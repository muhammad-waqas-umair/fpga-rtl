==> flow/design.v <==
`timescale 1ns / 1ps
module uart_transmitter #(
    parameter CLK_FREQ   = 100_000_000,  
    parameter BAUD_RATE  = 9600,         
    parameter DATA_WIDTH = 4             
)(
    input  wire                      clk,
    input  wire                      reset,
    input  wire [DATA_WIDTH-1:0]    data_in,
    input  wire                     transmit_en,
    output reg  [DATA_WIDTH-1:0]    status_leds,
    output wire                     tx_out
);
    localparam BAUD_PERIOD = CLK_FREQ / BAUD_RATE;
    typedef enum logic [2:0] {
        IDLE,
        START_BIT,
        DATA_BITS,
        STOP_BIT,
        DONE
    } uart_state_t;
    uart_state_t current_state;
    reg [7:0]    tx_data;         
    reg [2:0]    bit_counter;     
    reg [15:0]   baud_counter;
    reg          tx_reg;          
    assign tx_out = tx_reg;
    always @(posedge clk) begin
        if (reset) begin
            current_state <= IDLE;
            tx_data       <= 8'b0;
            bit_counter   <= 3'b0;
            baud_counter  <= 16'b0;
            tx_reg        <= 1'b1;  
            status_leds   <= {DATA_WIDTH{1'b0}};
        end else begin
            case (current_state)
                IDLE: begin
                    tx_reg <= 1'b1;  
                    if (transmit_en) begin
                        tx_data       <= { {(8-DATA_WIDTH){1'b0}}, data_in };  
                        status_leds   <= data_in;
                        baud_counter  <= 0;
                        current_state <= START_BIT;
                    end
                end
                START_BIT: begin
                    if (baud_counter == BAUD_PERIOD - 1) begin
                        tx_reg        <= 1'b0;  
                        baud_counter  <= 0;
                        bit_counter   <= 0;
                        current_state <= DATA_BITS;
                    end else begin
                        baud_counter <= baud_counter + 1;
                    end
                end
                DATA_BITS: begin
                    if (baud_counter == BAUD_PERIOD - 1) begin
                        tx_reg       <= tx_data[bit_counter];
                        baud_counter <= 0;
                        if (bit_counter == 3'b111)
                            current_state <= STOP_BIT;
                        else
                            bit_counter <= bit_counter + 1;
                    end else begin
                        baud_counter <= baud_counter + 1;
                    end
                end
                STOP_BIT: begin
                    if (baud_counter == BAUD_PERIOD - 1) begin
                        tx_reg        <= 1'b1;  
                        baud_counter  <= 16'b0;;
                        current_state <= DONE;
                    end else begin
                        baud_counter <= baud_counter + 1;
                    end
                end
                DONE: begin
                    current_state <= IDLE;
                end
            endcase
        end
    end
endmodule
# Reports on uart_transmitter

The steps from the RTL of uart_transmitter to its reports follow in flow order.
Line numbers count from 1 in the design file above.
Not given: -

Design top: uart_transmitter
Clock input: clk
Standard-cell library: sky130hd
Corner: tt_025C_1v80

# Word-level counts

Yosys after proc, flatten, opt, wreduce and memory -nomap, before mapping. Memory bits, and registers merged into a memory's read port (data or address), are not among the register bits. Print and check cells are not counted. Equal cells are merged and count once.

Memory cells: 0
Bits in writable memories: 0
Memory bits (read-only): 0
Latch bits: 0
Output and inout port bits: 5
Input bits: 7
Register bits: 27
Cells after elaboration: 47
Clocked read ports x word width: 0

Reduce/logical cells: 10
Shift operators: 1
Order comparisons: 0
Bitwise logic cells: 0
Divide/modulo/power cells: 0
Equal/unequal tests: 12
Add/sub/neg operators: 2
$mul: 0
Muxes and demuxes: 17

Operators by type and width:

| operator                                 | count |
| parallel mux 16 bit (select 2 bit)       | 1 |
| two-way mux 16 bit                       | 2 |
| two-way mux 3 bit                        | 8 |
| adder 16 x 1 -> 16 bit with constant B   | 1 |
| == test 16 x 14 -> 1 bit with constant B | 1 |
| parallel mux 3 bit (select 5 bit)        | 1 |
| != test 2 bit with constant B            | 6 |
| AND reduction 4 bit                      | 2 |
| variable part select 8 x 3 -> 1 bit      | 1 |
| == test 3 x 2 -> 1 bit with constant B   | 2 |
| == test 3 bit with constant B            | 2 |
| AND reduction 6 bit                      | 1 |
| parallel mux 3 bit (select 2 bit)        | 1 |
| nonzero test 5 bit                       | 1 |
| AND reduction 2 bit                      | 2 |
| nonzero test 4 bit                       | 1 |
| parallel mux 1 bit (select 4 bit)        | 1 |
| adder 3 x 1 -> 3 bit with constant B     | 1 |
| == test 3 x 1 -> 1 bit with constant B   | 1 |
| logical NOT 3 bit                        | 1 |
| OR reduction 3 bit                       | 1 |
| two-way mux 1 bit                        | 3 |
| nonzero test 2 bit                       | 1 |

# Logic depth

Longest topological path by Yosys (ltp), each cell counted once; first at word level (registers and memories cut), then after technology mapping (sequential cells cut; the memories' decode and read muxes count).

Depth in word-level cells: 4
ABC_AREA: 1
Mapped depth: 10
Mapped depth without buffers: 10

# Mapped cells and area

The flow's flattened synthesis, as Yosys stat reports it; memories are mapped. The netlist is that of the ABC_AREA named above (0 if unset); the other value can give another one.

Chip area (Yosys): 1,597.8 um^2
Buffers: 3
Sequential area: 580.6 um^2
Flip-flops: 29
Standard cells after synthesis: 228

Cells by type:

| type                      | count | total area (um^2) |
| sky130_fd_sc_hd__dfxtp_1  | 29    | 580.557 |
| sky130_fd_sc_hd__nand2_1  | 58    | 217.709 |
| sky130_fd_sc_hd__nor2_1   | 32    | 120.115 |
| sky130_fd_sc_hd__nand3_1  | 17    | 85.082 |
| sky130_fd_sc_hd__nor2_2   | 13    | 81.328 |
| sky130_fd_sc_hd__inv_1    | 20    | 75.072 |
| sky130_fd_sc_hd__nand2_4  | 5     | 56.304 |
| sky130_fd_sc_hd__a21oi_1  | 10    | 50.048 |
| sky130_fd_sc_hd__nand4_1  | 7     | 43.792 |
| sky130_fd_sc_hd__xor2_1   | 5     | 43.792 |
| sky130_fd_sc_hd__ha_1     | 3     | 37.536 |
| sky130_fd_sc_hd__nand2_2  | 6     | 37.536 |
| sky130_fd_sc_hd__o21ai_0  | 7     | 35.034 |
| sky130_fd_sc_hd__o21bai_1 | 3     | 22.522 |
| sky130_fd_sc_hd__buf_12   | 1     | 20.019 |
| sky130_fd_sc_hd__nand3_4  | 1     | 17.517 |
| sky130_fd_sc_hd__inv_2    | 4     | 15.014 |
| sky130_fd_sc_hd__buf_6    | 1     | 11.261 |

Not listed: further types 6, cells in them 6.

# Timing after synthesis

Source: OpenSTA report_checks on the synthesized netlist (no wires, ideal clock, input and output delay 20% of the period each), path of least setup slack; recovery checks are left aside. Register names are those of the netlist, which keeps one name where synthesis merged equal registers.

Kind: register to register
Start point: register baud_counter[0]
End point: register baud_counter[13]
Clock period: 2.21 ns
Data arrival time: 1.195 ns
Time at the first pin: 0.000 ns
Setup slack: 0.898 ns
Setup time: 0.117 ns
Data required time: 2.093 ns
Path delay: 1.312 ns
Stages: 10
Path buffers: 1
Synthesis period reached: 1.312 ns

"path delay" = arrival - input delay + setup time.
"stages" counts driving pins, that of a launching flip-flop among them; a cell with two outputs on the path counts twice.
"synthesis period reached" is the clock period less the worst setup slack; recovery checks do not enter. This is arithmetic on one report: input and output delays are still those of the set period (20% each).
Between the ends stands the longest chain of elaborated cells between them, by number of cells; it is not shown to be the way that was timed. Of several equally long chains one is given.
A line is the first line of the expression or statement that the cell stems from. Yosys adds cells for indexed reads and writes and turns some case tables into memories.
A register here has more assigning lines than the two given.

Path through: sky130_fd_sc_hd__dfxtp_1 -> sky130_fd_sc_hd__ha_1 -> sky130_fd_sc_hd__nand3_2 -> sky130_fd_sc_hd__nor2_2 -> sky130_fd_sc_hd__nand2_4 -> sky130_fd_sc_hd__nand2_4 -> sky130_fd_sc_hd__nand2_4 -> sky130_fd_sc_hd__nand2_4 -> sky130_fd_sc_hd__buf_12 -> sky130_fd_sc_hd__nor2_2
Cells in the longest elaborated chain: 3
Elaborated cells on any way between the ends: 4
Classes of those cells: 1 x add/sub; 1 x eq/ne; 2 x mux

RTL lines, path after synthesis:

| element                            | RTL line | text |
| start: declaration                 | 25       | `reg [15:0]   baud_counter;` |
| start: assignment                  | 54       | `baud_counter <= baud_counter + 1;` |
| start: assignment                  | 66       | `baud_counter <= baud_counter + 1;` |
| adder 16 x 1 -> 16 bit             | 54       |  |
| two-way mux 16 bit                 | 48       | `if (baud_counter == BAUD_PERIOD - 1) begin` |
| parallel mux 16 bit (select 2 bit) | 37       | `case (current_state)` |
| end: assignment                    | 54       |  |
| end: assignment                    | 66       |  |
| end: declaration                   | 25       |  |

# Path in the finished layout

From the final timing report of run A: the path of least setup slack in the routed layout; clock arrival at registers is part of the times.

Kind: register to output
Start point: register status_leds[3]
End point: output status_leds[3]
Data arrival time: 1.23 ns
Data required time: 1.78 ns
External output delay: 0.45 ns
Setup slack: 0.55 ns
Path buffers: 1
Stages: 2
Clock period: 2.23 ns
Time at the first pin: 0.31 ns

Path through: sky130_fd_sc_hd__dfxtp_1 -> sky130_fd_sc_hd__clkdlybuf4s50_1
Cells in the longest elaborated chain: 0
Elaborated cells on any way between the ends: 0
Source lines of those cells: 0

RTL lines, path after layout:

| element            | RTL line | text |
| start: declaration | 11       | `output reg  [DATA_WIDTH-1:0]    status_leds,` |
| start: assignment  | 35       | `status_leds   <= {DATA_WIDTH{1'b0}};` |
| start: assignment  | 42       | `status_leds   <= data_in;` |
| end: declaration   | 11       |  |

Lab notebook: uart_transmitter

Stored flow runs of uart_transmitter (2 of them; Yosys, OpenROAD, sky130hd). They differ in their settings and are not a sequence. Constraints: input delay and output delay 20% of the set period each, output load 0.01 pF.
"clock period reached": clock period set for the run, less the worst setup slack. It is reckoned from that one timing run; input and output delays stay at 20% of the period that was set.
By "time of the worst setup path" is meant the share of the clock period that the worst setup path is allowed (20% is reserved at inputs, 20% at outputs), minus its slack. Clock arrival times at its registers enter into it.
"total power after layout": no workload was simulated; the value follows from the tool's default switching activity.
Among the settings, n/a means not set for that run.

| item                                    | run A              | run B                |
| period_ns                               | 2.23               | 3.57                 |
| CORE_UTILIZATION                        | 49                 | 40                   |
| SETUP_SLACK_MARGIN                      | -0.1               | n/a                  |
| PLACE_DENSITY_LB_ADDON                  | 0.06               | n/a                  |
| HOLD_SLACK_MARGIN                       | 0.27               | n/a                  |
| CORE_MARGIN                             | 5                  | 2                    |
| TNS_END_PERCENT                         | 50                 | n/a                  |
| ABC_AREA                                | 1                  | n/a                  |
| GPL_ROUTABILITY_DRIVEN                  | 0                  | n/a                  |
| CTS_CLUSTER_DIAMETER                    | 225                | n/a                  |
| CAP_MARGIN                              | 20                 | 20                   |
| SLEW_MARGIN                             | 20                 | 20                   |
| mapped cell area after synthesis (um^2) | 1,597.8            | 1,557.7              |
| die outline area (um^2)                 | 4,503.1            | 4,409.6              |
| std-cell area (final layout) (um^2)     | 1,783.0            | 1,771.7              |
| utilization (%)                         | 57.5               | 47.7                 |
| setup slack of the worst path (ns)      | 0.550              | 1.122                |
| final setup TNS (ns)                    | 0.000              | 0.000                |
| post-route worst hold slack (ns)        | 0.424              | 0.416                |
| total power after layout (mW)           | 0.9349             | 0.6435               |
| clock period reached (ns)               | 1.680              | 2.448                |
| time of the worst setup path (ns)       | 1.23               | 2.45                 |
| kind of the worst setup path            | register to output | register to register |
